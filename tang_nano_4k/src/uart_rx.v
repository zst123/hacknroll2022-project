==> flow/design.v <==
module uart_rx #(
    parameter CLOCK_RATE = 100000000,
    parameter BAUD_RATE = 9600
)(
    input        i_CLK,
    input        i_RX,
    output       o_READY,
    output [7:0] o_DATA
);
    localparam CLKS_PER_BIT = CLOCK_RATE / BAUD_RATE;
    localparam STATE_IDLE = 4'h0;
    localparam STATE_START = 4'h1;
    localparam STATE_DATA = 4'h2;
    localparam STATE_STOP = 4'h3;
    reg [3:0] state = STATE_IDLE;
    reg [15:0] delay_count = 0;
    reg [3:0] data_index = 0;
    reg       r_READY = 0;
    reg [7:0] r_DATA = "X";
    assign o_DATA = r_DATA;
    assign o_READY = r_READY;
    reg r_RX = 1;
    reg [9:0] xfer_pipe;
    always @(posedge i_CLK) begin
        { r_RX, xfer_pipe } <= { xfer_pipe, i_RX };
    end
    always @(posedge i_CLK) begin
        case (state)
            STATE_IDLE: begin
                r_READY <= 0;
                delay_count <= 0;
                data_index <= 0;
                if (r_RX == 1'b0) begin
                    state <= STATE_START;
                end else begin
                    state <= STATE_IDLE;
                end
            end
            STATE_START: begin
                if (delay_count < (CLKS_PER_BIT/2)) begin
                    delay_count <= delay_count + 16'd1;
                end else begin
                    delay_count <= 0;
                    if (r_RX == 1'b0) begin
                        state <= STATE_DATA;
                    end else begin
                        state <= STATE_IDLE;
                    end
                end
            end
            STATE_DATA: begin
                if (delay_count < CLKS_PER_BIT) begin
                    delay_count <= delay_count + 1;
                end else if (delay_count == CLKS_PER_BIT) begin
                    if (data_index < 7) begin
                        r_DATA[data_index] <= r_RX;
                    end
                    delay_count <= delay_count + 1;
                end else begin
                    delay_count <= 0;
                    if (data_index < 7) begin
                        data_index <= data_index + 1;
                    end else begin
                        state <= STATE_STOP;
                    end
                end
            end
            STATE_STOP: begin
                if (delay_count < CLKS_PER_BIT) begin
                    delay_count <= delay_count + 1;
                end else begin
                    r_READY = 1'b1;
                    if (r_RX == 1'b1) begin
                        state <= STATE_IDLE;
                    end
                end
            end
        endcase  
    end  
endmodule  
# Step by step through the tools: uart_rx
# What the tools print for uart_rx, step after step.
# Lines are those of the file above, counted from 1.
# Operators: Yosys type, input widths -> output width; for muxes data width and select width s.
# Library cell names are shortened.
# Not given: --
# design
design,uart_rx
clock_port,i_CLK
library,sky130hd
corner,tt_025C_1v80

# Word-level counts
# Source: Yosys, flattened and elaborated, memories not mapped. Widths are those after wreduce. Registers that Yosys merges into a memory's read port (data or address) are not register bits. Print and check cells do not count.
# bits
ff_bits,44
input_bits,2
out_inout_bits,9
word_cells,61
# op_classes
compare,3
n_addsub,4
mux,20
equal,12
logic,4
reduce_logical,9
shifts,2
# op_table
op,count
$pmux 16 s4,1
$mux 16,4
$mux 4,9
$add 16x1->16 const B,2
$lt 16x13->1 const B,1
$lt 16x14->1 const B,1
$eq 16x14->1 const B,1
$ne 2x2->1 const B,8
$pmux 4 s4,1
$shift 1x5->8,1
$shift 1x5->8 const A,1
$eq 4x2->1 const B,2
$reduce_and 4->1,2
$and 8x8->8,1
$or 8x8->8,1
$not 8->8,1
$pmux 4 s2,1
$reduce_and 7->1,1
$neg 4->5,1
$reduce_and 2->1,2
$reduce_bool 2->1,2
$add 4x1->4 const B,1
$eq 4x1->1 const B,1
$lt 4x3->1 const B,1
$logic_not 4->1,1
$reduce_bool 4->1,1
$pmux 1 s2,1
$mux 2,1
# Other operator kinds: 2; their cells: 3.

# Longest topological paths
# Longest topological path by Yosys (ltp), each cell counted once; first at word level (registers and memories cut), then after technology mapping (sequential cells cut; the memories' decode and read muxes count).
# logic_depth
word_depth,5
abc_area,1
depth_mapped,10
ltp_nobuf,10

# Mapped cells and area
# Yosys stat after the flow's synthesis: flattened, memories mapped to cells. It holds for the ABC_AREA given above (unset counts as 0); a run with the other value may have another netlist.
# Totals and module areas in this step are rounded.
# by_type
cell_type,count,type_area_um2
edfxtp_1,31,930.893
dfxtp_1,11,220.211
nand2_1,45,168.912
inv_1,30,112.608
nand3_1,20,100.096
o21ai_0,19,95.091
nor2_1,23,86.333
a21oi_2,9,78.826
ha_1,6,75.072
a21oi_1,8,40.038
xor2_1,4,35.034
a21oi_4,2,32.531
nor2_2,5,31.28
nand3_2,3,30.029
nor3_1,6,30.029
nand2_2,4,25.024
nand4_1,4,25.024
buf_12,1,20.019
# Not listed: further types 15, cells in them 24.
# synth_totals
buffers,3
mapped_area_um2,2290
ffs,42
seqArea_um2,1150
mapped_cells,255

# Worst setup path after synthesis
# OpenSTA on the mapped netlist: ideal clock, no wires. The path of least setup slack (recovery checks aside). Input and output delay are each 20% of the period. Register names are those of the netlist, which keeps one name where synthesis merged equal registers.
# synth_path
path_type,reg2reg
start,register data_index[0]
end,register r_DATA[0]
delay_ps,2176
t_required_ps,3085
launch_ps,0
period_ps,3480
setup_time_ps,395
arrival_time_ps,1781
path_slack_ps,1304
n_path_buf,0
stages,5
synth_period_reached_ps,2176
# "delay_ps" = arrival - input delay + setup time.
# "stages": output pins that drive a net of the path, with the launching flip-flop's if there is one; two outputs of one cell count as two.
# "synth_period_reached_ps" = period - worst setup slack (recovery checks aside). The figure is calculated, with input and output delays left at 20% of the set period.
# The rows between start and end are the longest chain of elaborated cells between them; the timing report does not say that the signal goes this way. Where chains are equally long, one stands for them.
# Each line given opens the expression or statement behind the cell; cells for indexed reads and writes are added by Yosys, which also makes memories of some case tables.
# Only ways into the end's enable, where the timed path ends, are counted here.
# synth_between
cell_sequence,edfxtp_1 -> ha_1 -> inv_1 -> o21ai_2 -> nor4_1
elab_chain_cells,2
cells_between,2
classes_between,1 x compare; 1 x reduce/logical
# synth_rtl
element,line,text
"start, declared",17,reg [3:0] data_index = 0;
"start, assigned",32,data_index <= 0;
"start, assigned",62,data_index <= data_index + 1;
$lt 4x3->1,55,if (data_index < 7) begin
$reduce_and 4->1,--,
"end, assigned",56,r_DATA[data_index] <= r_RX;
"end, declared",19,"reg [7:0] r_DATA = ""X"";"

# Timing after layout
# From the final timing report of stored run 1: the path of least setup slack in the routed layout; clock arrival at registers is part of the times.
# The report prints the path's times to 10 ps; the period is as set.
# layout_path
path_type,reg2reg
start,register data_index[0]
end,register data_index[1]
period_ps,2510
arrival_time_ps,1940
t_required_ps,2460
stages,6
setup_time_ps,340
n_path_buf,0
path_slack_ps,520
launch_ps,300
# The rows between start and end are the longest chain of elaborated cells between them; the timing report does not say that the signal goes this way. Where chains are equally long, one stands for them.
# Only ways into the end's enable, where the timed path ends, are counted here.
# layout_between
cell_sequence,edfxtp_1 -> ha_1 -> inv_1 -> o21ai_2 -> or2_1 -> a22oi_1
elab_chain_cells,3
cells_between,3
classes_between,1 x compare; 1 x eq/ne; 1 x reduce/logical
# layout_rtl
element,line,text
"start, declared",17,reg [3:0] data_index = 0;
"start, assigned",32,data_index <= 0;
"start, assigned",62,data_index <= data_index + 1;
$lt 4x3->1,61,if (data_index < 7) begin
$ne 2x2->1,--,
$reduce_and 4->1,--,
"end, assigned",32,
"end, assigned",62,
"end, declared",17,

# Module uart_rx, platform sky130hd: 2 stored runs of the flow (Yosys, OpenROAD) with differing settings, in no particular order. Input and output delays are each 20% of the period that was set; the output load is 0.01 pF.
# By "clock_period_reached_ps" is meant the clock period of the run minus its worst setup slack. This is arithmetic on one report: input and output delays are still those of the set period (20% each).
# "power_total_uw": no workload was simulated; the value follows from the tool's default switching activity.
# Measured values are rounded.
# A setting shown as . is not set for that run.
name,stored run 1,stored run 2
period_ns,2.51,3.72
CORE_UTILIZATION,46,29
PLACE_DENSITY_LB_ADDON,0.27,0.16
CORE_ASPECT_RATIO,0.76,1.5
CORE_MARGIN,7,2
TNS_END_PERCENT,75,.
ABC_AREA,1,1
CAP_MARGIN,35,20
MIN_ROUTING_LAYER,met2,met1
MAX_ROUTING_LAYER,met4,met5
SLEW_MARGIN,20,20
SETUP_SLACK_MARGIN,.,-0.13
CELL_PAD_IN_SITES_GLOBAL_PLACEMENT,.,0
GPL_TIMING_DRIVEN,.,0
GPL_ROUTABILITY_DRIVEN,.,1
CTS_CLUSTER_DIAMETER,.,240
total_die_area_um2,7180,8650
final_hold_ws_ps,319,327
power_total_uw,2180,1660
fin_ws_ps,517,1730
tns_ps,0,0
synthArea_um2,2290,2290
finalUtil_pct,52.7,35.2
clock_period_reached_ps,1993,1991
